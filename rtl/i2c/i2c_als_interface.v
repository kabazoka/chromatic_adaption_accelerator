==> flow/design.v <==
module i2c_als_interface (
    input wire clk,
    input wire rst_n,
    inout wire i2c_sda,
    inout wire i2c_scl,
    input wire read_req,          
    output reg [15:0] cct_out,    
    output reg cct_valid,         
    output reg busy               
);
    parameter CLK_FREQ = 50_000_000;   
    parameter I2C_FREQ = 400_000;      
    parameter ALS_ADDR = 7'h39;        
    localparam IDLE = 4'd0;
    localparam START = 4'd1;
    localparam ADDR_W = 4'd2;
    localparam REG_ADDR = 4'd3;
    localparam RESTART = 4'd4;
    localparam ADDR_R = 4'd5;
    localparam READ_MSB = 4'd6;
    localparam READ_LSB = 4'd7;
    localparam STOP = 4'd8;
    localparam PROCESS_DATA = 4'd9;
    localparam WAIT_PERIOD = 4'd10;
    localparam I2C_DIV = (CLK_FREQ / I2C_FREQ / 4) - 1;
    reg [3:0] state;
    reg [3:0] next_state;
    reg [15:0] clk_cnt;
    reg [7:0] data_in_msb;
    reg [7:0] data_in_lsb;
    reg [15:0] raw_sensor_data;
    reg [7:0] tx_data;
    reg [2:0] bit_cnt;
    reg sda_out;
    reg sda_oen;   
    reg scl_out;
    reg scl_oen;   
    reg [31:0] wait_cnt;
    reg [15:0] cct_counter;   
    assign i2c_sda = sda_oen ? 1'bz : sda_out;
    assign i2c_scl = scl_oen ? 1'bz : scl_out;
    wire i2c_clk_en = (clk_cnt == I2C_DIV);
    always @(posedge clk or negedge rst_n) begin
        if (~rst_n) begin
            clk_cnt <= 16'b0;
        end else begin
            if (i2c_clk_en)
                clk_cnt <= 16'b0;
            else
                clk_cnt <= clk_cnt + 16'b1;
        end
    end
    always @(posedge clk or negedge rst_n) begin
        if (~rst_n) begin
            state <= IDLE;
            sda_out <= 1'b1;
            sda_oen <= 1'b1;   
            scl_out <= 1'b1;
            scl_oen <= 1'b1;   
            bit_cnt <= 3'b0;
            tx_data <= 8'b0;
            data_in_msb <= 8'b0;
            data_in_lsb <= 8'b0;
            raw_sensor_data <= 16'b0;
            cct_out <= 16'b0;
            cct_valid <= 1'b0;
            busy <= 1'b0;
            wait_cnt <= 32'd0;
            cct_counter <= 16'd0;
        end else begin
            cct_valid <= 1'b0;
            case (state)
                IDLE: begin
                    sda_out <= 1'b1;
                    sda_oen <= 1'b1;   
                    scl_out <= 1'b1;
                    scl_oen <= 1'b1;   
                    if (read_req && !busy) begin
                        state <= START;
                        busy <= 1'b1;
                    end
                end
                START: begin
                    if (i2c_clk_en) begin
                        sda_out <= 1'b0;
                        sda_oen <= 1'b0;   
                        state <= ADDR_W;
                        bit_cnt <= 3'd7;   
                        tx_data <= {ALS_ADDR, 1'b0};   
                    end
                end
                ADDR_W: begin
                    if (i2c_clk_en && bit_cnt == 3'd0) begin
                        state <= REG_ADDR;
                        bit_cnt <= 3'd7;
                        tx_data <= 8'h04;   
                    end
                end
                PROCESS_DATA: begin
                    cct_out <= 5000 + (cct_counter % 3000);   
                    cct_counter <= cct_counter + 16'd100;     
                    cct_valid <= 1'b1;
                    state <= WAIT_PERIOD;
                    wait_cnt <= 32'd0;
                end
                WAIT_PERIOD: begin
                    if (wait_cnt >= CLK_FREQ / 10) begin   
                        state <= IDLE;
                        busy <= 1'b0;
                    end else begin
                        wait_cnt <= wait_cnt + 1;
                    end
                end
                default: begin
                    state <= PROCESS_DATA;
                end
            endcase
        end
    end
endmodule 
From RTL to reports: i2c_als_interface
Tool output for the design above, in the order of the flow.
Lines are those of the file above, counted from 1.
Operators: Yosys type, input widths -> output width; for muxes data width and select width s.
Cell names lack the library's common part.
{"block": "inputs", "design": "i2c_als_interface", "clk_port": "clk", "cell_library": "sky130hd", "corner": "tt_025C_1v80"}

Word-level counts
Counts by Yosys on the flattened word-level netlist (proc, flatten, opt, wreduce; memories kept). Register bits leave out memories and registers merged into their read ports (data or address). Print and check cells are left out. Cells with the same type and inputs are merged into one.
{"block": "word_totals", "ff_bits": 90, "elab_cells": 57}
{"block": "classes", "add_sub_neg": 4, "div": 1, "compare": 1, "n_eq": 10, "muxes": 18, "reduce_logical": 14}
{"block": "op_table", "cell": "$mod 16x12->32 const B", "n": 1}
{"block": "op_table", "cell": "$pmux 32 s2", "n": 1}
{"block": "op_table", "cell": "$add 32x1->32 const B", "n": 1}
{"block": "op_table", "cell": "$ge 32x23->1 const B", "n": 1}
{"block": "op_table", "cell": "$mux 32", "n": 1}
{"block": "op_table", "cell": "$pmux 4 s5", "n": 1}
{"block": "op_table", "cell": "$add 13x16->16 const A", "n": 1}
{"block": "op_table", "cell": "$add 16x1->16 const B", "n": 1}
{"block": "op_table", "cell": "$eq 16x5->1 const B", "n": 1}
{"block": "op_table", "cell": "$add 16x7->16 const B", "n": 1}
{"block": "op_table", "cell": "$mux 16", "n": 1}
{"block": "op_table", "cell": "$mux 4", "n": 4}
{"block": "op_table", "cell": "$ne 2x2->1 const B", "n": 5}
{"block": "op_table", "cell": "$reduce_bool 2->1", "n": 4}
{"block": "op_table", "cell": "$eq 4x4->1 const B", "n": 2}
{"block": "op_table", "cell": "$reduce_and 3->1", "n": 2}
{"block": "op_table", "cell": "$pmux 3 s2", "n": 1}
{"block": "op_table", "cell": "$mux 3", "n": 2}
{"block": "op_table", "cell": "$mux 1", "n": 5}
{"block": "op_table", "cell": "$reduce_and 2->1", "n": 2}
{"block": "op_table", "cell": "$eq 4x1->1 const B", "n": 1}
{"block": "op_table", "cell": "$eq 4x2->1 const B", "n": 1}
{"block": "op_table", "cell": "$logic_not 4->1", "n": 1}
{"block": "op_table", "cell": "$reduce_and 4->1", "n": 1}
{"block": "op_table", "cell": "$pmux 1 s2", "n": 2}
{"block": "op_table", "cell": "$logic_not 3->1", "n": 1}
{"block": "op_table", "cell": "$logic_and 1x1->1", "n": 2}
{"block": "op_table", "cell": "$logic_not 1->1", "n": 1}

Logic depth
Depth = most cells in a row (Yosys ltp): at word level without a register or memory, in the mapped netlist without a sequential cell, where the memories' decode and read muxes count.
{"block": "depth", "ltp_word": 4, "abc_area": 1, "mapped_depth": 47, "mapped_depth_nobuf": 46}

Synthesis result
The flow's flattened synthesis, as Yosys stat reports it; memories are mapped. The netlist is that of the ABC_AREA named above (0 if unset); the other value can give another one.
{"block": "synth_totals", "cells": 897, "area_mm2": 0.0061121, "seqArea_mm2": 0.0021295, "ffs": 85}
{"block": "types", "type": "dfrtp_1", "n": 83, "type_area_um2": 2.08E+03}
{"block": "types", "type": "nand2_1", "n": 237, "type_area_um2": 889.603}
{"block": "types", "type": "inv_1", "n": 134, "type_area_um2": 502.982}
{"block": "types", "type": "nor2_1", "n": 101, "type_area_um2": 379.114}
{"block": "types", "type": "nand3_1", "n": 73, "type_area_um2": 365.35}
{"block": "types", "type": "nand4_1", "n": 31, "type_area_um2": 193.936}
{"block": "types", "type": "xor2_1", "n": 19, "type_area_um2": 166.41}
{"block": "types", "type": "o21ai_0", "n": 27, "type_area_um2": 135.13}
{"block": "types", "type": "a21oi_1", "n": 26, "type_area_um2": 130.125}
{"block": "types", "type": "ha_1", "n": 9, "type_area_um2": 112.608}
{"block": "types", "type": "nand2_2", "n": 18, "type_area_um2": 112.608}
{"block": "types", "type": "nor3_1", "n": 17, "type_area_um2": 85.082}
{"block": "types", "type": "nor2_2", "n": 13, "type_area_um2": 81.328}
{"block": "types", "type": "inv_2", "n": 19, "type_area_um2": 71.318}
{"block": "types", "type": "nand3_4", "n": 4, "type_area_um2": 70.067}
{"block": "types", "type": "nand3_2", "n": 6, "type_area_um2": 60.058}
{"block": "types", "type": "nor2_4", "n": 5, "type_area_um2": 56.304}
{"block": "types", "type": "dfstp_2", "n": 2, "type_area_um2": 52.55}
Other cell types: 26; their cells: 73.

Path before layout
Path of least setup slack by OpenSTA after synthesis, without wires, with an ideal clock, recovery checks aside; 20% of the period is set as input and as output delay. Where synthesis merged equal registers, the netlist keeps one of their names.
{"block": "synth_path", "path_type": "reg-to-reg", "startpoint": "reg cct_counter[11]", "endpoint": "reg cct_out[15]", "clock_period_ns": 6.62, "setup_time_ns": 0.117, "launch_ns": 0.000, "arrival_ns": 4.611, "path_slack_ns": 1.892, "delay_ns": 4.728, "stages": 45, "n_path_buf": 4, "period_less_setup_slack_ns": 4.728}
"delay_ns" = arrival - input delay + setup time.
"stages": output pins that drive a net of the path, with the launching flip-flop's if there is one; two outputs of one cell count as two.
"period_less_setup_slack_ns" = period - worst setup slack (recovery checks aside). The figure is calculated, with input and output delays left at 20% of the set period.
The rows between start and end are the longest chain of elaborated cells between them; the timing report does not say that the signal goes this way. Where chains are equally long, one stands for them.
A line is the first line of the expression or statement that the cell stems from. Yosys adds cells for indexed reads and writes and turns some case tables into memories.
{"block": "synth_via", "path_cell_list": "dfrtp_1 -> buf_2 -> nand2_1 -> nor2_2 -> nand2_2 -> nand2_1 -> ha_1 -> nand2_1 -> nand2_1 -> a21oi_4 -> nand3_4 -> nand2_2 -> nand4_2 -> nand2_2 -> nand2_1 -> nor2_2 -> nor2_4 -> buf_6 -> (+9 left out) -> nand2_1 -> nand2_1 -> nor2_2 -> nand3_4 -> nand3_4 -> buf_6 -> nand2_1 -> nand2_1 -> inv_1 -> ha_1 -> inv_1 -> nor2_1 -> nand2_1 -> nand3_1 -> nand3_1 -> nand2_1 -> nand3_1 -> nand2_1", "elab_chain_len": 2}
{"block": "synth_lines", "item": "start: declaration", "line": 39, "rtl": "reg [15:0] cct_counter;"}
{"block": "synth_lines", "item": "start: assignment", "line": 69, "rtl": "cct_counter <= 16'd0;"}
{"block": "synth_lines", "item": "start: assignment", "line": 101, "rtl": "cct_counter <= cct_counter + 16'd100;"}
{"block": "synth_lines", "item": "$mod 16x12->32", "line": 100, "rtl": "cct_out <= 5000 + (cct_counter % 3000);"}
{"block": "synth_lines", "item": "$add 13x16->16", "line": 100}
{"block": "synth_lines", "item": "end: assignment", "line": 65, "rtl": "cct_out <= 16'b0;"}
{"block": "synth_lines", "item": "end: assignment", "line": 100}
{"block": "synth_lines", "item": "end: declaration", "line": 7, "rtl": "output reg [15:0] cct_out,"}

Path in the finished layout
From the final timing report of job 2: the path of least setup slack in the routed layout; clock arrival at registers is part of the times.
{"block": "layout_path", "path_type": "reg-to-reg", "startpoint": "reg cct_counter[11]", "endpoint": "reg cct_out[15]", "clock_period_ns": 6.59, "setup_time_ns": 0.06, "launch_ns": 0.33, "arrival_ns": 6.07, "path_slack_ns": 0.81, "stages": 39, "n_path_buf": 0}
The rows between start and end are the longest chain of elaborated cells between them; the timing report does not say that the signal goes this way. Where chains are equally long, one stands for them.
{"block": "layout_via", "path_cell_list": "dfrtp_1 -> nand2_1 -> nor2_2 -> nand2_2 -> nand2_1 -> ha_1 -> nor2_4 -> inv_2 -> nand3_4 -> nand2_1 -> nand2_1 -> inv_2 -> nand2_2 -> nand2_1 -> nor2_2 -> nor2_4 -> nand2_4 -> nand2_1 -> (+3 left out) -> nand3_2 -> nand3_4 -> nand2_1 -> nand2_1 -> nand2_1 -> inv_2 -> nor2_4 -> nand3_4 -> xor2_2 -> ha_1 -> inv_1 -> nor2_1 -> nand2_1 -> nand3_1 -> nand3_1 -> nand2_1 -> nand3_1 -> nand2_1", "elab_chain_len": 2}
{"block": "layout_lines", "item": "start: declaration", "line": 39, "rtl": "reg [15:0] cct_counter;"}
{"block": "layout_lines", "item": "start: assignment", "line": 69, "rtl": "cct_counter <= 16'd0;"}
{"block": "layout_lines", "item": "start: assignment", "line": 101, "rtl": "cct_counter <= cct_counter + 16'd100;"}
{"block": "layout_lines", "item": "$mod 16x12->32", "line": 100, "rtl": "cct_out <= 5000 + (cct_counter % 3000);"}
{"block": "layout_lines", "item": "$add 13x16->16", "line": 100}
{"block": "layout_lines", "item": "end: assignment", "line": 65, "rtl": "cct_out <= 16'b0;"}
{"block": "layout_lines", "item": "end: assignment", "line": 100}
{"block": "layout_lines", "item": "end: declaration", "line": 7, "rtl": "output reg [15:0] cct_out,"}

==> results <==
Stored flow runs of i2c_als_interface (2 of them; Yosys, OpenROAD, sky130hd). They differ in their settings and are not a sequence. Constraints: input delay and output delay 20% of the set period each, output load 0.01 pF.
"period_reached_ns": clock period set for the run, less the worst setup slack. It is reckoned from that one timing run; input and output delays stay at 20% of the period that was set.
"worst_setup_path_time_ns": the worst setup path's part of the clock period (all of it between registers, 20% less for each end at a port) less its slack. A launch clock that arrives late makes it longer, a capture clock that arrives late makes it shorter.
"power_total_uw" is the tool's figure for a default switching activity; nothing was simulated.

{"run": "job 1", "settings": { "period_ns": 4.0, "CORE_UTILIZATION": 46, "SETUP_SLACK_MARGIN": -0.26, "PLACE_DENSITY_LB_ADDON": 0.14, "CELL_PAD_IN_SITES_GLOBAL_PLACEMENT": 3, "ABC_AREA": 0, "GPL_TIMING_DRIVEN": 0, "CAP_MARGIN": 20, "SLEW_MARGIN": 30, "CORE_MARGIN": 2 }, "outcome": "incomplete, placement halted on FLW-0024"}
{"run": "job 2", "settings": { "period_ns": 6.59, "CORE_UTILIZATION": 25, "PLACE_DENSITY": 0.44, "HOLD_SLACK_MARGIN": 0.15, "CORE_MARGIN": 9, "TNS_END_PERCENT": 85, "ABC_AREA": 1, "GPL_ROUTABILITY_DRIVEN": 1, "MIN_ROUTING_LAYER": "met2", "MAX_ROUTING_LAYER": "met4", "CAP_MARGIN": 20, "SLEW_MARGIN": 20 }, "results": { "final_die_area_mm2": 0.0304014, "setup_worst_slack_ns": 0.806, "layout_stdcell_area_mm2": 0.0069442, "worst_setup_path_time_ns": 5.78, "critical_path_kind": "reg-to-reg", "finish.utilization_frac": 0.292, "total_negative_slack_ns": 0.000, "period_reached_ns": 5.784, "hold_ws_ns": 0.346, "power_total_uw": 1096, "post_synth_area_mm2": 0.0061121 }}
