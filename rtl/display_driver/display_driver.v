==> flow/design.v <==
module display_driver (
    input wire clk,
    input wire rst_n,
    input wire [23:0] input_rgb,         
    input wire input_valid,              
    output reg [23:0] output_rgb,        
    output reg output_valid,             
    input wire output_ready,             
    output reg busy                      
);
    localparam IDLE = 2'd0;
    localparam BUFFER = 2'd1;
    localparam SEND = 2'd2;
    localparam WAIT = 2'd3;
    reg [1:0] state;
    reg [23:0] rgb_buffer;              
    always @(posedge clk or negedge rst_n) begin
        if (~rst_n) begin
            state <= IDLE;
            busy <= 1'b0;
            output_valid <= 1'b0;
            output_rgb <= 24'd0;
            rgb_buffer <= 24'd0;
        end else begin
            output_valid <= 1'b0;
            case (state)
                IDLE: begin
                    busy <= 1'b0;
                    if (input_valid) begin
                        rgb_buffer <= input_rgb;
                        busy <= 1'b1;
                        state <= BUFFER;
                    end
                end
                BUFFER: begin
                    if (output_ready) begin
                        output_rgb <= rgb_buffer;
                        output_valid <= 1'b1;
                        state <= SEND;
                    end
                end
                SEND: begin
                    output_valid <= 1'b0;
                    state <= WAIT;
                end
                WAIT: begin
                    state <= IDLE;
                end
                default: begin
                    state <= IDLE;
                end
            endcase
        end
    end
endmodule 
# Tool chain data of display_driver
# What the tools print for display_driver, step after step.
# Line numbers count from 1 in the design file above.
# Operators carry their Yosys type and port widths (W data, S select, Z words).
# Library cell names are shortened.
# A cell with -- has no value.
dict set report setup {
  top {display_driver}
  clk_port {clk}
  lib {sky130hd}
  pvt_corner {tt_025C_1v80}
}

# After elaboration
# Counts by Yosys on the flattened word-level netlist (proc, flatten, opt, wreduce; memories kept). Register bits leave out memories and registers merged into their read ports (data or address). Print and check cells are left out. Cells with the same type and inputs are merged into one.
dict set report word_totals {
  regBits 52
  input_bits 28
  output_inout_bits 26
  elab_cells 21
}
dict set report classes {
  n_eq 5
  muxes 6
  reduce_and_logical 5
}
# op count
set op_table {}
lappend op_table {{$pmux W2 S4} 1}
lappend op_table {{$eq A2 B2 Y1 const B} 2}
lappend op_table {{$ne A2 B2 Y1 const B} 2}
lappend op_table {{$reduce_and A2 Y1} 2}
lappend op_table {{$reduce_bool A4 Y1} 1}
lappend op_table {{$mux W2} 2}
lappend op_table {{$reduce_and A3 Y1} 1}
lappend op_table {{$mux W1} 3}
lappend op_table {{$eq A2 B1 Y1 const B} 1}
lappend op_table {{$logic_not A2 Y1} 1}

# Logic depth
# Depth = most cells in a row (Yosys ltp): at word level without a register or memory, in the mapped netlist without a sequential cell, where the memories' decode and read muxes count.
dict set report depth {
  word_depth 3
  abc_area 0
  ltp_mapped 3
}

# After synthesis
# Source: synth_stat.txt of the flow (Yosys; design flattened, memories mapped). It holds for the ABC_AREA given above (unset counts as 0); a run with the other value may have another netlist.
# Totals and module areas in this step are rounded.
dict set report mapped {
  stdcells 114
  synth_area_um2 2000
  sequential_area_um2 1300
  ffs 53
  n_buf 4
}
# cell count type_area_um2
set by_type {}
lappend by_type {dfrtp_1 52 1.3E+03}
lappend by_type {mux2_2 30 337.824}
lappend by_type {mux2_4 18 270.259}
lappend by_type {buf_6 3 33.782}
lappend by_type {dfstp_2 1 26.275}
lappend by_type {inv_1 4 15.014}
lappend by_type {clkbuf_8 1 13.763}
lappend by_type {nand2_4 1 11.261}
lappend by_type {o21ai_0 2 10.01}
lappend by_type {a21o_1 1 7.507}
lappend by_type {nand2_2 1 6.256}

# Worst setup path after synthesis
# Source: OpenSTA report_checks on the synthesized netlist (no wires, ideal clock, input and output delay 20% of the period each), path of least setup slack; recovery checks are left aside. Register names are those of the netlist, which keeps one name where synthesis merged equal registers.
dict set report synth_timing {
  path_type {input to register}
  from {input output_ready}
  to {register output_rgb[14]}
  tclk_ns 2.77
  input_delay_ns 0.554
  setup_time_ns 0.125
  t_arrival_ns 1.178
  setup_slack_ns 1.467
  delay_ns 0.749
  path_stages 3
  n_path_buf 1
  period_less_setup_slack_ns 1.303
}
# "delay_ns" = arrival - input delay + setup time.
# "path_stages" counts driving pins, that of a launching flip-flop among them; a cell with two outputs on the path counts twice.
# "period_less_setup_slack_ns" is the clock period less the worst setup slack; recovery checks do not enter. This is arithmetic on one report: input and output delays are still those of the set period (20% each).
# The rows between start and end are the longest chain of elaborated cells between them; the timing report does not say that the signal goes this way. Where chains are equally long, one stands for them.
# Each line given opens the expression or statement behind the cell; cells for indexed reads and writes are added by Yosys, which also makes memories of some case tables.
dict set report synth_between {
  path_cell_list {nand2_2 -> clkbuf_8 -> mux2_2}
  elab_chain_len 1
}
# element line_no
set synth_lines {}
lappend synth_lines {{from (decl)} 8} ;# input wire output_ready,
lappend synth_lines {{$reduce_and A2 Y1} --}
lappend synth_lines {{to (assign)} 22} ;# output_rgb <= 24'd0;
lappend synth_lines {{to (assign)} 37} ;# output_rgb <= rgb_buffer;
lappend synth_lines {{to (decl)} 6} ;# output reg [23:0] output_rgb,

# Timing after layout
# From the final timing report of run A: the path of least setup slack in the routed layout; clock arrival at registers is part of the times.
dict set report layout_timing {
  path_type {register to register}
  from {register state}
  to {register rgb_buffer[3]}
  tclk_ns 0.858
  setup_time_ns 0.11
  t_arrival_ns 1.39
  setup_slack_ns -0.35
  path_stages 4
  n_path_buf 1
}
# An end named without its bit number is one bit of that signal or, where synthesis recoded a state register, one of its new flip-flops.
# At most two assigning lines are given for a register; there are more.
dict set report layout_between {
  path_cell_list {dfstp_2 -> nand2_4 -> buf_12 -> mux2_4}
}
# element line_no
set layout_lines {}
lappend layout_lines {{from (decl)} 15} ;# reg [1:0] state;
lappend layout_lines {{from (assign)} 19} ;# state <= IDLE;
lappend layout_lines {{from (assign)} 32} ;# state <= BUFFER;
lappend layout_lines {{to (assign)} 23} ;# rgb_buffer <= 24'd0;
lappend layout_lines {{to (assign)} 30} ;# rgb_buffer <= input_rgb;
lappend layout_lines {{to (decl)} 16} ;# reg [23:0] rgb_buffer;
# Chain of elaborated cells between the ends: none given.

Lab notebook: display_driver

Settings and measured results of 2 stored flow runs for module display_driver (sky130hd), not sorted in any way. The constraints put input and output delay at 20% of the set period each and load the outputs with 0.01 pF.
"achievedPeriod_ns": clock period set for the run, less the worst setup slack. It is reckoned from that one timing run; input and output delays stay at 20% of the period that was set.
"worst_setup_path_time_ns" is the time allowed to the run's worst setup path (the clock period less input and output delay, where it has them) less its slack. Clock arrival times count: a late capture clock shortens it, a late launch clock lengthens it.
"power.total_mw" is the tool's figure for a default switching activity; nothing was simulated.
Measured values are rounded.

[flow] run A: files
==> flow/run.sh <==
#!/bin/bash
# the make line also repeats the synthesis and layout settings of config.mk as NAME=value (left out here)
make -C /OpenROAD-flow-scripts/flow DESIGN_CONFIG=/design/flow/config.mk WORK_HOME=/design/flow/orfs CLKGATE_MAP_FILE= finish
==> flow/config.mk <==
export PLATFORM = sky130hd
export DESIGN_NAME = display_driver
export DESIGN_NICKNAME = display_driver
export VERILOG_FILES = /design/flow/design.v
export SDC_FILE = /design/flow/constraint.sdc
export NUM_CORES = 4
export LEC_CHECK = 0
export CAP_MARGIN = 20
export CORE_MARGIN = 2
export CORE_UTILIZATION = 40
export SLEW_MARGIN = 20
==> flow/constraint.sdc <==
create_clock -name core_clock -period 0.858 [get_ports {clk}]
set_input_delay 0.1716 -clock core_clock [delete_from_list [all_inputs] [get_ports {clk}]]
set_output_delay 0.1716 -clock core_clock [all_outputs]
set_load 0.01 [all_outputs]

[flow] run A: metrics
[metrics] timing.setup.tns_ns = -18
[metrics] ys_area_um2 = 2000
[metrics] final_stdcell_area_um2 = 3000
[metrics] die_area_um2 = 5700
[metrics] achievedPeriod_ns = 1.208
[metrics] power.total_mw = 9.5
[metrics] timing.setup.ws_ns = -0.35
[metrics] worst_setup_path_time_ns = 1.21
[metrics] critical_path_type = register to register
[metrics] final_util_pct = 63

[flow] run B: files
==> flow/run.sh <==
#!/bin/bash
# the make line also repeats the synthesis and layout settings of config.mk as NAME=value (left out here)
make -C /OpenROAD-flow-scripts/flow DESIGN_CONFIG=/design/flow/config.mk WORK_HOME=/design/flow/orfs CLKGATE_MAP_FILE= finish
==> flow/config.mk <==
export PLATFORM = sky130hd
export DESIGN_NAME = display_driver
export DESIGN_NICKNAME = display_driver
export VERILOG_FILES = /design/flow/design.v
export SDC_FILE = /design/flow/constraint.sdc
export NUM_CORES = 4
export LEC_CHECK = 0
export CAP_MARGIN = 20
export CELL_PAD_IN_SITES_DETAIL_PLACEMENT = 2
export CORE_ASPECT_RATIO = 0.7
export CORE_MARGIN = 2
export CORE_UTILIZATION = 57
export CTS_CLUSTER_SIZE = 17
export GPL_TIMING_DRIVEN = 1
export PLACE_DENSITY_LB_ADDON = 0.2
export SLEW_MARGIN = 20
export TNS_END_PERCENT = 70
==> flow/constraint.sdc <==
create_clock -name core_clock -period 0.882 [get_ports {clk}]
set_input_delay 0.1764 -clock core_clock [delete_from_list [all_inputs] [get_ports {clk}]]
set_output_delay 0.1764 -clock core_clock [all_outputs]
set_load 0.01 [all_outputs]

[flow] run B: not finished: placement ended with error DPL-0033
